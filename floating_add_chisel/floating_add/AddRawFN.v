==> flow/design.v <==
module AddRawFN(
  input         clock,
  input         reset,
  input         io_a_isNaN,
  input         io_a_isInf,
  input         io_a_isZero,
  input  [8:0]  io_a_exp,
  input  [22:0] io_a_sig,
  input         io_b_isNaN,
  input         io_b_isInf,
  input         io_b_isZero,
  input  [8:0]  io_b_exp,
  input  [22:0] io_b_sig,
  output        io_invalidExc,
  output        io_rawOut_isNaN,
  output        io_rawOut_isInf,
  output        io_rawOut_isZero,
  output [8:0]  io_rawOut_exp,
  output [22:0] io_rawOut_sig
);
  wire  notSigNaN_invalidExc = io_a_isInf & io_b_isZero | io_a_isZero & io_b_isInf;  
  wire [9:0] _sDiffExps_T = {1'h0,io_a_exp};  
  wire [9:0] _sDiffExps_T_1 = {1'h0,io_b_exp};  
  reg [9:0] sDiffExps_reg;  
  wire [8:0] _modNatAlignDist_T_2 = 9'h0 - sDiffExps_reg[8:0];  
  wire [8:0] _GEN_0 = sDiffExps_reg[9] ? _modNatAlignDist_T_2 : sDiffExps_reg[8:0];  
  wire [8:0] common_exp = sDiffExps_reg[9] ? io_b_exp : io_a_exp;  
  wire [22:0] small_sig = sDiffExps_reg[9] ? io_a_sig : io_b_sig;  
  wire [22:0] large_sig = sDiffExps_reg[9] ? io_b_sig : io_a_sig;  
  wire [47:0] _pre_shifted_sig_T = {2'h1,small_sig,23'h0};  
  wire [9:0] modNatAlignDist = {{1'd0}, _GEN_0};  
  reg [47:0] pre_shifted_sig_reg;  
  reg [47:0] shifted_sig_reg;  
  wire [47:0] _sig_sum_T = {2'h1,large_sig,23'h0};  
  wire [47:0] sig_sum = _sig_sum_T + shifted_sig_reg;  
  reg [47:0] sig_sum_reg;  
  wire [48:0] _fullrawout_sig_T = {sig_sum, 1'h0};  
  wire [8:0] _fullrawout_exp_T_1 = common_exp + 9'h1;  
  wire [49:0] _fullrawout_sig_T_1 = {sig_sum, 2'h0};  
  wire [49:0] _GEN_4 = sig_sum_reg[47] ? {{1'd0}, _fullrawout_sig_T} : _fullrawout_sig_T_1;  
  reg [47:0] fullrawout_sig_reg;  
  wire  guardBit = fullrawout_sig_reg[24];  
  wire  roundBit = fullrawout_sig_reg[23];  
  wire  stickyBit = |fullrawout_sig_reg[22:0];  
  wire  leastSigBitOfResult = fullrawout_sig_reg[25];  
  wire  roundUp = guardBit & (roundBit | stickyBit | ~roundBit & ~stickyBit & leastSigBitOfResult);  
  wire [22:0] preRoundSig = fullrawout_sig_reg[47:25];  
  wire [22:0] _rawOut_sig_reg_T_1 = preRoundSig + 23'h1;  
  reg [22:0] rawOut_sig_reg;  
  wire  _io_invalidExc_T_12 = io_a_isNaN & ~io_a_isInf & ~io_a_isZero & io_a_exp[7:0] == 8'hff & ~io_a_sig[22] &
    io_a_sig[21:0] != 22'h0;  
  wire  _io_invalidExc_T_25 = io_b_isNaN & ~io_b_isInf & ~io_b_isZero & io_b_exp[7:0] == 8'hff & ~io_b_sig[22] &
    io_b_sig[21:0] != 22'h0;  
  assign io_invalidExc = _io_invalidExc_T_12 | _io_invalidExc_T_25 | notSigNaN_invalidExc;  
  assign io_rawOut_isNaN = io_a_isNaN | io_b_isNaN;  
  assign io_rawOut_isInf = io_a_isInf | io_b_isInf;  
  assign io_rawOut_isZero = io_a_isZero | io_b_isZero;  
  assign io_rawOut_exp = sig_sum_reg[47] ? _fullrawout_exp_T_1 : common_exp;  
  assign io_rawOut_sig = rawOut_sig_reg;  
  always @(posedge clock) begin
    sDiffExps_reg <= _sDiffExps_T - _sDiffExps_T_1;  
    pre_shifted_sig_reg <= _pre_shifted_sig_T >> modNatAlignDist;  
    if (modNatAlignDist > 10'h18) begin  
      shifted_sig_reg <= 48'h0;
    end else begin
      shifted_sig_reg <= pre_shifted_sig_reg;
    end
    sig_sum_reg <= _sig_sum_T + shifted_sig_reg;  
    fullrawout_sig_reg <= _GEN_4[47:0];  
    if (roundUp) begin  
      rawOut_sig_reg <= _rawOut_sig_reg_T_1;
    end else begin
      rawOut_sig_reg <= preRoundSig;
    end
  end
endmodule
# ---- Step by step through the tools: AddRawFN
# What the tools print for AddRawFN, step after step.
# Lines are those of the file above, counted from 1.
# Operators: Yosys type, input widths -> output width; for muxes data width and select width s.
# Library cell names are shortened.
# The mark n/a stands for no value.
dict set report setup {
  top_module {AddRawFN}
  clk_port {clock}
  cell_library {sky130hd}
  lib_corner {tt_025C_1v80}
}

# ---- Word-level counts
# Source: Yosys, flattened and elaborated, memories not mapped. Widths are those after wreduce. Registers that Yosys merges into a memory's read port (data or address) are not register bits. Print and check cells do not count. Equal cells are merged and count once.
dict set report word_totals {
  regBits 225
  output_inout_bits 36
  elab_cells 57
}
dict set report classes {
  n_addsub 5
  compare 1
  eq_ne 2
  shift 1
  muxes 7
  logic 31
  reduce_and_logical 3
}
# cell count
set ops {}
lappend ops {{$mux 23} 3}
lappend ops {{$add 47x48->48} 1}
lappend ops {{$shr 47x9->48} 1}
lappend ops {{$mux 48} 1}
lappend ops {{$reduce_bool 22->1} 2}
lappend ops {{$mux 9} 3}
lappend ops {{$add 23x1->23 const B} 1}
lappend ops {{$reduce_or 23->1} 1}
lappend ops {{$eq 8x8->1 const B} 2}
lappend ops {{$and 1x1->1} 15}
lappend ops {{$sub 9x9->10} 1}
lappend ops {{$sub 1x9->9 const A} 1}
lappend ops {{$add 9x1->9 const B} 1}
lappend ops {{$gt 9x5->1 const B} 1}
lappend ops {{$or 1x1->1} 8}
lappend ops {{$not 1->1} 8}

# ---- Logic depth
# Depth = most cells in a row (Yosys ltp): at word level without a register or memory, in the mapped netlist without a sequential cell, where the memories' decode and read muxes count.
dict set report depth {
  depth_word 8
  abc_area 0
  ltp_mapped 16
  depth_no_buf 11
}

# ---- Netlist
# Yosys stat after the flow's synthesis: flattened, memories mapped to cells. It holds for the ABC_AREA given above (unset counts as 0); a run with the other value may have another netlist.
# cell_type count
set types {}
lappend types {dfxtp_1 175}
lappend types {mux2_2 56}
lappend types {mux2i_1 45}
lappend types {ha_1 35}
lappend types {nand2_1 110}
lappend types {mux4_2 17}
lappend types {xnor2_1 37}
lappend types {and2_1 50}
lappend types {nor2_1 77}
lappend types {xor2_1 29}
lappend types {a21oi_1 48}
lappend types {o21ai_0 32}
lappend types {nand3_1 25}
lappend types {nor4_1 17}
lappend types {clkbuf_1 25}
lappend types {inv_1 24}
lappend types {nor3_1 17}
lappend types {a21o_1 11}
# Other cell types: 50; their cells: 169.
dict set report synth_totals {
  cells 999
  synth_area_mm2 0.0092426
  seq_area_mm2 0.0035034
  flip_flops 175
}

# ---- Worst setup path after synthesis
# OpenSTA on the mapped netlist: ideal clock, no wires. The path of least setup slack (recovery checks aside). Input and output delay are each 20% of the period. Register names are those of the netlist, which keeps one name where synthesis merged equal registers.
dict set report synth_timing {
  kind {register -> register}
  from {reg sDiffExps_reg[9]}
  to {reg fullrawout_sig_reg[40]}
  period_ps 6490
  setup_ps 121
  arrival_ps 4082
  setup_slack_ps 2287
  path_delay_ps 4203
  path_stages 16
  period_less_setup_slack_ps 4203
}
# "path_delay_ps" is the arrival time less input delay plus setup time.
# "path_stages" counts driving pins, that of a launching flip-flop among them; a cell with two outputs on the path counts twice.
# "period_less_setup_slack_ps" = period - worst setup slack (recovery checks aside). The figure is calculated, with input and output delays left at 20% of the set period.
# Between the ends stands the longest chain of elaborated cells between them, by number of cells; it is not shown to be the way that was timed. Of several equally long chains one is given.
# Each line given opens the expression or statement behind the cell; cells for indexed reads and writes are added by Yosys, which also makes memories of some case tables.
dict set report synth_via {
  path_cell_list {dfxtp_1 -> buf_2 -> buf_4 -> buf_4 -> buf_2 -> buf_1 -> mux2_2 -> ha_1 -> fa_1 -> a21oi_1 -> o21ai_0 -> a211o_1 -> a2111oi_0 -> nor3_1 -> xor2_1 -> mux2_2}
  elab_chain_cells 3
}
# item line
set synth_lines {}
lappend synth_lines {{start: declaration} 24} ;# reg [9:0] sDiffExps_reg;
lappend synth_lines {{start: assignment} 61} ;# sDiffExps_reg <= _sDiffExps_T - _sDiffExps_T_1;
lappend synth_lines {{$mux 23} 29} ;# wire [22:0] large_sig = sDiffExps_reg[9] ? io_b_sig : io_a_sig;
lappend synth_lines {{$add 47x48->48} 35} ;# wire [47:0] sig_sum = _sig_sum_T + shifted_sig_reg;
lappend synth_lines {{$mux 48} 40} ;# wire [49:0] _GEN_4 = sig_sum_reg[47] ? {{1'd0}, _fullrawout_sig_T} : _fullrawout_sig_T_1;
lappend synth_lines {{end: assignment} 69} ;# fullrawout_sig_reg <= _GEN_4[47:0];
lappend synth_lines {{end: declaration} 41} ;# reg [47:0] fullrawout_sig_reg;

# ---- Timing after layout
# Path of least setup slack in the final report of record 1 (OpenROAD, finished layout, wires in). Where an end is a register, its clock arrival counts in the times.
# The report prints the path's times to 10 ps; the period is as set.
dict set report layout_timing {
  kind {input -> output}
  from {in io_b_sig[4]}
  to {out io_invalidExc}
  period_ps 4700
  in_delay_ps 940
  arrival_ps 3510
  setup_slack_ps 250
  path_stages 9
}
# Between the ends stands the longest chain of elaborated cells between them, by number of cells; it is not shown to be the way that was timed. Of several equally long chains one is given.
dict set report layout_via {
  path_cell_list {clkdlybuf4s50_1 -> nor4_1 -> buf_4 -> nand4_1 -> nor4_1 -> buf_4 -> o41ai_1 -> a221o_1 -> clkdlybuf4s50_1}
  elab_chain_cells 4
}
# item line
set layout_lines {}
lappend layout_lines {{start: declaration} 13} ;# input  [22:0] io_b_sig,
lappend layout_lines {{$reduce_bool 22->1} 53} ;# io_b_sig[21:0] != 22'h0;
lappend layout_lines {{$and 1x1->1} 52} ;# wire  _io_invalidExc_T_25 = io_b_isNaN & ~io_b_isInf & ~io_b_isZero & io_b_exp[7:0] == 8'hff & ~io_b_sig[22] &
lappend layout_lines {{$or 1x1->1 x2} 54} ;# assign io_invalidExc = _io_invalidExc_T_12 | _io_invalidExc_T_25 | notSigNaN_invalidExc;
lappend layout_lines {{end: declaration} 14} ;# output        io_invalidExc,

# Flow runs of AddRawFN

Design AddRawFN on sky130hd. What follows are 2 stored runs of the flow, each under its own settings; their order means nothing. The constraints put input and output delay at 20% of the set period each and load the outputs with 0.01 pF.
By "worst_path_time_ps" is meant the share of the clock period that the worst setup path is allowed (20% is reserved at inputs, 20% at outputs), minus its slack. Clock arrival times at its registers enter into it.
By "design_power_mw" is meant OpenSTA's value without simulated activity: inputs other than the clock are taken to toggle once in ten clock periods, and the tool carries that through the logic.
"worst_path_time_ps" is given in steps of 10 ps.

[flow] record 1: files
==> flow/run.sh <==
#!/bin/bash
# the make line also repeats the synthesis and layout settings of config.mk as NAME=value (left out here)
make -C /OpenROAD-flow-scripts/flow DESIGN_CONFIG=/design/flow/config.mk WORK_HOME=/design/flow/orfs CLKGATE_MAP_FILE= finish
==> flow/config.mk <==
export PLATFORM = sky130hd
export DESIGN_NAME = AddRawFN
export DESIGN_NICKNAME = AddRawFN
export VERILOG_FILES = /design/flow/design.v
export SDC_FILE = /design/flow/constraint.sdc
export NUM_CORES = 4
export LEC_CHECK = 0
export CAP_MARGIN = 20
export CORE_MARGIN = 2
export CORE_UTILIZATION = 40
export SLEW_MARGIN = 20
==> flow/constraint.sdc <==
create_clock -name core_clock -period 4.7 [get_ports {clock}]
set_input_delay 0.9400 -clock core_clock [delete_from_list [all_inputs] [get_ports {clock}]]
set_output_delay 0.9400 -clock core_clock [all_outputs]
set_load 0.01 [all_outputs]

[flow] record 1: metrics
[metrics] design_power_mw = 4.500
[metrics] design.die.area_mm2 = 0.0243391
[metrics] util_frac = 0.497
[metrics] worst_path_time_ps = 2570
[metrics] worst_path_kind = input -> output
[metrics] synth_chip_area_mm2 = 0.0092426
[metrics] cell_area_final_mm2 = 0.0112495
[metrics] timing.setup.ws_ps = 245

[flow] record 2: files
==> flow/run.sh <==
#!/bin/bash
# the make line also repeats the synthesis and layout settings of config.mk as NAME=value (left out here)
make -C /OpenROAD-flow-scripts/flow DESIGN_CONFIG=/design/flow/config.mk WORK_HOME=/design/flow/orfs CLKGATE_MAP_FILE= finish
==> flow/config.mk <==
export PLATFORM = sky130hd
export DESIGN_NAME = AddRawFN
export DESIGN_NICKNAME = AddRawFN
export VERILOG_FILES = /design/flow/design.v
export SDC_FILE = /design/flow/constraint.sdc
export NUM_CORES = 4
export LEC_CHECK = 0
export ABC_AREA = 0
export CAP_MARGIN = 25
export CORE_MARGIN = 3
export CORE_UTILIZATION = 20
export GPL_ROUTABILITY_DRIVEN = 0
export GPL_TIMING_DRIVEN = 0
export MAX_ROUTING_LAYER = met5
export MIN_ROUTING_LAYER = met2
export PLACE_DENSITY_LB_ADDON = 0.19
export SLEW_MARGIN = 30
==> flow/constraint.sdc <==
create_clock -name core_clock -period 4.01 [get_ports {clock}]
set_input_delay 0.8020 -clock core_clock [delete_from_list [all_inputs] [get_ports {clock}]]
set_output_delay 0.8020 -clock core_clock [all_outputs]
set_load 0.01 [all_outputs]

[flow] record 2: metrics
[metrics] design_power_mw = 5.357
[metrics] design.die.area_mm2 = 0.0488277
[metrics] util_frac = 0.26
[metrics] worst_path_time_ps = 2340
[metrics] worst_path_kind = input -> output
[metrics] synth_chip_area_mm2 = 0.0092426
[metrics] cell_area_final_mm2 = 0.0118063
[metrics] timing.setup.ws_ps = 69
